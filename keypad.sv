==> flow/design.v <==
`timescale 1ns/1ps
module keypad (
	input wire clk,  
	input wire rst,  
	input wire [3:0] row,  
	input wire door_movement_detected,  
	input wire facility_movement_detected,  
	output reg [3:0] col,  
	output reg is_enabled,  
	output reg led,  
	output reg alert_authorities  
);
logic [3:0] input_buf [0:3];  
logic [3:0] correct_passcode [0:3];   
logic [3:0] col_counter;  
logic [2:0] buf_counter;
logic [1:0] decode_col;
logic [3:0] key_input;
logic key_pressed;
logic buffer_updated; 
always @(posedge clk) begin
	if (rst) begin
		alert_authorities <= 1'b0;  
	end else begin
		if ((door_movement_detected || facility_movement_detected) && is_enabled) begin
			alert_authorities <= 1'b1;  
		end else if (!is_enabled) begin
			alert_authorities <= 1'b0;  
		end
	end
end
always @(posedge clk) begin
	if (rst) begin
		col_counter <= 4'b1000;  
		col <= col_counter;  
	end else begin
		col_counter <= {col_counter[0], col_counter[3:1]};  
		col <= col_counter;  
	end
end
always @(posedge clk) begin
	if (rst) begin
		decode_col <= 2'b00;  
	end else begin
		case (col_counter)
			4'b1000: decode_col <= 2'b00;  
			4'b0100: decode_col <= 2'b01;  
			4'b0010: decode_col <= 2'b10;  
			4'b0001: decode_col <= 2'b11;  
			default: decode_col <= 2'bxx;  
		endcase
	end
end
always @(posedge clk or posedge rst) begin
	if (rst) begin
		key_pressed <= 1'b0;  
                key_input <= 4'b0000;  
	end else if (row != 4'b0000) begin
		key_pressed <= 1'b1;  
                case (row) 
			4'b1000: key_input <= {2'b00, decode_col};
			4'b0100: key_input <= {2'b01, decode_col};
			4'b0010: key_input <= {2'b10, decode_col};
			4'b0001: key_input <= {2'b11, decode_col};
			default: key_input <= 4'bxxxx;
		endcase
	end else begin
		key_pressed <= 1'b0;  
		key_input <= 4'bxxxx;  
	end
end
always @(posedge clk) begin
	if (rst) begin
		correct_passcode[0] = 4'b0000;  
		correct_passcode[1] = 4'b1001;  
		correct_passcode[2] = 4'b0110;  
		correct_passcode[3] = 4'b0101;  
		buf_counter = 3'b000;  
		is_enabled <= 1'b0;  
		led <= 1'b0;  
	end else if (key_pressed && !buffer_updated) begin  
			input_buf[buf_counter] = key_input;  
			buf_counter = buf_counter + 3'b001;  
			buffer_updated <= 1'b1;  
			if (buf_counter == 3'b100) begin
				if (correct_passcode[0] == input_buf[0] 
				    && correct_passcode[1] == input_buf[1] 
				    && correct_passcode[2] == input_buf[2] 
				    && correct_passcode[3] == input_buf[3]) begin
					is_enabled <= !is_enabled;  
					led <= !led;  
				end
				buf_counter = 3'b000;  
			end
	end else begin
		buffer_updated <= 1'b0;  
	end
end
endmodule
======== Tool chain data of keypad ========
The steps from the RTL of keypad to its reports follow in flow order.
Lines are those of the file above, counted from 1.
Cell names lack the library's common part.
Not given: n/a
design
  top module .............................. keypad
  clock ................................... clk
  library ................................. sky130hd
  corner .................................. tt_025C_1v80

======== Word level ========
Counts by Yosys on the flattened word-level netlist (proc, flatten, opt, wreduce). Print and check cells are left out. Cells with the same type and inputs are merged into one.
word-level totals
  register bits after elaboration ......... 38
  bits of input ports ..................... 8
cells by class
  reductions and logical operators ........ 18
  bitwise operators ....................... 1
  muxes and demuxes ....................... 20
  $add $sub $neg .......................... 1
  eq/ne operators ......................... 16
operators with widths
  cell                                                                      count
  4-bit two-way mux                                                         9
  4-bit case mux with 2-bit select                                          4
  4-bit case mux with 4-bit select                                          1
  3-bit OR reduction                                                        4
  3-bit by 4-bit equality test with 1-bit output (first input constant)     2
  4-bit by 1-bit equality test with 1-bit output (second input constant)    2
  4-bit by 2-bit equality test with 1-bit output (second input constant)    2
  4-bit by 3-bit equality test with 1-bit output (second input constant)    2
  4-bit equality test (second input constant)                               2
  2-bit case mux with 4-bit select                                          1
  1-bit logical AND                                                         5
  2-bit equality test (second input constant)                               2
  4-bit equality test (first input constant)                                1
  4-bit logical NOT                                                         1
  4-bit nonzero test                                                        1
  1-bit two-way mux                                                         4
  1-bit logical NOT                                                         3
  3-bit by 1-bit adder with 3-bit output (second input constant)            1
  3-bit equality test (second input constant)                               1
  3-bit AND reduction                                                       1
  3-bit two-way mux                                                         1
  2-bit by 1-bit equality test with 1-bit output (second input constant)    1
  2-bit by 1-bit inequality test with 1-bit output (second input constant)  1
  2-bit logical NOT                                                         1
  2-bit AND reduction                                                       1
  1-bit logical OR                                                          1
  1-bit NOT                                                                 1

======== Depth ========
Yosys ltp: most cells in a row. Word level: on the elaborated netlist, between registers, memories and ports. Mapped: between sequential cells and ports; inverters and the memories' decode and read muxes count.
depth
  depth after elaboration ................. 10
  ABC_AREA ................................ 0
  depth in mapped cells ................... 8
  mapped depth without buffers ............ 7

======== Synthesis result ========
Yosys stat after the flow's synthesis: flattened, memories mapped to cells. It holds for the ABC_AREA given above (unset counts as 0); a run with the other value may have another netlist.
The area totals of this step are shown rounded.
cell types
  cell      count  total area (sq um)
  edfxtp_1  17     510.49
  dfxtp_1   16     320.307
  dfrtp_1   5      125.12
  mux2_2    11     123.869
  ha_1      6      75.072
  nand2_1   10     37.536
  xnor2_1   4      35.034
  a21oi_1   6      30.029
  nand2b_1  4      25.024
  nor2b_1   4      25.024
  inv_1     6      22.522
  nor3_1    4      20.019
  nor4_1    3      18.768
  mux2_4    1      15.014
  nand3b_1  2      15.014
  nor2_1    4      15.014
  o22ai_1   2      12.512
  or3_1     2      12.512
Not listed: further types 16, cells in them 20.
synthesis totals
  cell area after synthesis ............... 0.0016 sq mm
  mapped cells ............................ 127
  mapped flip-flops ....................... 38
  buffers ................................. 5

======== Timing after synthesis ========
Path of least setup slack by OpenSTA after synthesis, without wires, with an ideal clock, recovery checks aside; 20% of the period is set as input and as output delay. Where synthesis merged equal registers, the netlist keeps one of their names.
timing after synthesis
  path kind ............................... flip-flop to flip-flop
  from .................................... reg buf_counter[0]
  to ...................................... reg is_enabled
  path delay .............................. 2.226 ns
  path buffers ............................ 1
  setup slack ............................. 0.993 ns
  stages .................................. 9
  required time ........................... 3.150 ns
  data arrival time ....................... 2.156 ns
  period .................................. 3.22 ns
  synthesis period reached ................ 2.227 ns
"path delay" = arrival - input delay + setup time.
"stages" counts driving pins, that of a launching flip-flop among them; a cell with two outputs on the path counts twice.
"synthesis period reached" is the clock period less the worst setup slack; recovery checks do not enter. This is arithmetic on one report: input and output delays are still those of the set period (20% each).
The rows between start and end are the longest chain of elaborated cells between them; the timing report does not say that the signal goes this way. Where chains are equally long, one stands for them.
Each line given opens the expression or statement behind the cell; cells for indexed reads and writes are added by Yosys, which also makes memories of some case tables.
At most two assigning lines are given for a register; there are more.
between the ends, after synthesis
  cell sequence ........................... dfxtp_1 inv_1 ha_1 buf_6 mux2_4 o32a_1 or4_4 or3_1 a21oi_1
  length of the longest elaborated chain .. 10
  elaborated cells on any way between the ends .. 30
ends and longest elaborated chain, after synthesis
  what                              RTL line  source
  from (decl)                       16        logic [2:0] buf_counter;
  from (assign)                     78        buf_counter = 3'b000;
  from (assign)                     83        buf_counter = buf_counter + 3'b001;
  2-bit equality test               82        input_buf[buf_counter] = key_input;
  3-bit OR reduction                n/a
  4-bit case mux with 2-bit select  82
  4-bit two-way mux                 81        end else if (key_pressed && !buffer_updated) begin
  4-bit two-way mux                 73        if (rst) begin
  4-bit logical NOT                 86        if (correct_passcode[0] == input_buf[0]
  1-bit logical AND (3 in a row)    86
  3-bit AND reduction               n/a
  to (assign)                       79        is_enabled <= 1'b0;
  to (assign)                       90        is_enabled <= !is_enabled;
  to (decl)                         9         output reg is_enabled,

======== Path in the finished layout ========
From the final timing report of record 1: the path of least setup slack in the routed layout; clock arrival at registers is part of the times.
timing post-layout
  path kind ............................... flip-flop to flip-flop
  from .................................... reg buf_counter[0]
  to ...................................... reg led
  stages .................................. 8
  data arrival time ....................... 2.61 ns
  required time ........................... 4.97 ns
  period .................................. 4.75 ns
  path buffers ............................ 0
  setup slack ............................. 2.36 ns
The rows between start and end are the longest chain of elaborated cells between them; the timing report does not say that the signal goes this way. Where chains are equally long, one stands for them.
At most two assigning lines are given for a register; there are more.
between the ends, post-layout
  cell sequence ........................... dfxtp_1 inv_1 ha_1 mux2_4 o32a_1 or4_4 or3_1 a21oi_1
  length of the longest elaborated chain .. 10
  elaborated cells on any way between the ends .. 30
ends and longest elaborated chain, post-layout
  what                              RTL line  source
  from (decl)                       16        logic [2:0] buf_counter;
  from (assign)                     78        buf_counter = 3'b000;
  from (assign)                     83        buf_counter = buf_counter + 3'b001;
  2-bit equality test               82        input_buf[buf_counter] = key_input;
  3-bit OR reduction                n/a
  4-bit case mux with 2-bit select  82
  4-bit two-way mux                 81        end else if (key_pressed && !buffer_updated) begin
  4-bit two-way mux                 73        if (rst) begin
  4-bit logical NOT                 86        if (correct_passcode[0] == input_buf[0]
  1-bit logical AND (3 in a row)    86
  3-bit AND reduction               n/a
  to (assign)                       80        led <= 1'b0;
  to (assign)                       91        led <= !led;
  to (decl)                         10        output reg led,

Module keypad, platform sky130hd: 2 stored runs of the flow (Yosys, OpenROAD) with differing settings, in no particular order. Input and output delays are each 20% of the period that was set; the output load is 0.01 pF.
"clock period achieved" = clock period - worst setup slack. The figure is calculated, with input and output delays left at 20% of the set period.
"total power of the final layout": no workload was simulated; the value follows from the tool's default switching activity.
Values from the reports are rounded here.

======== record 1 ========
==> flow/run.sh <==
#!/bin/bash
# the make line also repeats the synthesis and layout settings of config.mk as NAME=value (left out here)
make -C /OpenROAD-flow-scripts/flow DESIGN_CONFIG=/design/flow/config.mk WORK_HOME=/design/flow/orfs CLKGATE_MAP_FILE= finish
==> flow/config.mk <==
export PLATFORM = sky130hd
export DESIGN_NAME = keypad
export DESIGN_NICKNAME = keypad
export VERILOG_FILES = /design/flow/design.v
export SDC_FILE = /design/flow/constraint.sdc
export NUM_CORES = 4
export LEC_CHECK = 0
export CAP_MARGIN = 20
export CELL_PAD_IN_SITES_GLOBAL_PLACEMENT = 0
export CORE_MARGIN = 10
export CORE_UTILIZATION = 41
export CTS_CLUSTER_SIZE = 54
export GPL_ROUTABILITY_DRIVEN = 0
export PLACE_DENSITY_LB_ADDON = 0.2
export SETUP_SLACK_MARGIN = 0.42
export SLEW_MARGIN = 40
export TNS_END_PERCENT = 65
==> flow/constraint.sdc <==
create_clock -name core_clock -period 4.75 [get_ports {clk}]
set_input_delay 0.9500 -clock core_clock [delete_from_list [all_inputs] [get_ports {clk}]]
set_output_delay 0.9500 -clock core_clock [all_outputs]
set_load 0.01 [all_outputs]

-------- measured, record 1 --------
  total power of the final layout ......... 0.71 mW
  worst-case hold slack ................... 0.33 ns
  std-cell area (final layout) ............ 0.0019 sq mm
  worst slack on setup checks ............. 2.4 ns
  clock period achieved ................... 2.394 ns
  die outline area ........................ 0.0067 sq mm
  synthesized cell area ................... 0.0016 sq mm

======== record 2 ========
==> flow/run.sh <==
#!/bin/bash
# the make line also repeats the synthesis and layout settings of config.mk as NAME=value (left out here)
make -C /OpenROAD-flow-scripts/flow DESIGN_CONFIG=/design/flow/config.mk WORK_HOME=/design/flow/orfs CLKGATE_MAP_FILE= finish
==> flow/config.mk <==
export PLATFORM = sky130hd
export DESIGN_NAME = keypad
export DESIGN_NICKNAME = keypad
export VERILOG_FILES = /design/flow/design.v
export SDC_FILE = /design/flow/constraint.sdc
export NUM_CORES = 4
export LEC_CHECK = 0
export CAP_MARGIN = 20
export CORE_ASPECT_RATIO = 1.12
export CORE_MARGIN = 2
export CORE_UTILIZATION = 15
export GPL_ROUTABILITY_DRIVEN = 1
export GPL_TIMING_DRIVEN = 1
export MIN_ROUTING_LAYER = met2
export PLACE_DENSITY = 0.48
export SETUP_SLACK_MARGIN = 0.53
export SLEW_MARGIN = 20
==> flow/constraint.sdc <==
create_clock -name core_clock -period 2.64 [get_ports {clk}]
set_input_delay 0.5280 -clock core_clock [delete_from_list [all_inputs] [get_ports {clk}]]
set_output_delay 0.5280 -clock core_clock [all_outputs]
set_load 0.01 [all_outputs]

-------- measured, record 2 --------
  worst slack on setup checks ............. 0.49 ns
  die outline area ........................ 0.011 sq mm
  synthesized cell area ................... 0.0016 sq mm
  clock period achieved ................... 2.149 ns
  worst-case hold slack ................... 0.33 ns
  std-cell area (final layout) ............ 0.0021 sq mm
  total power of the final layout ......... 1.4 mW
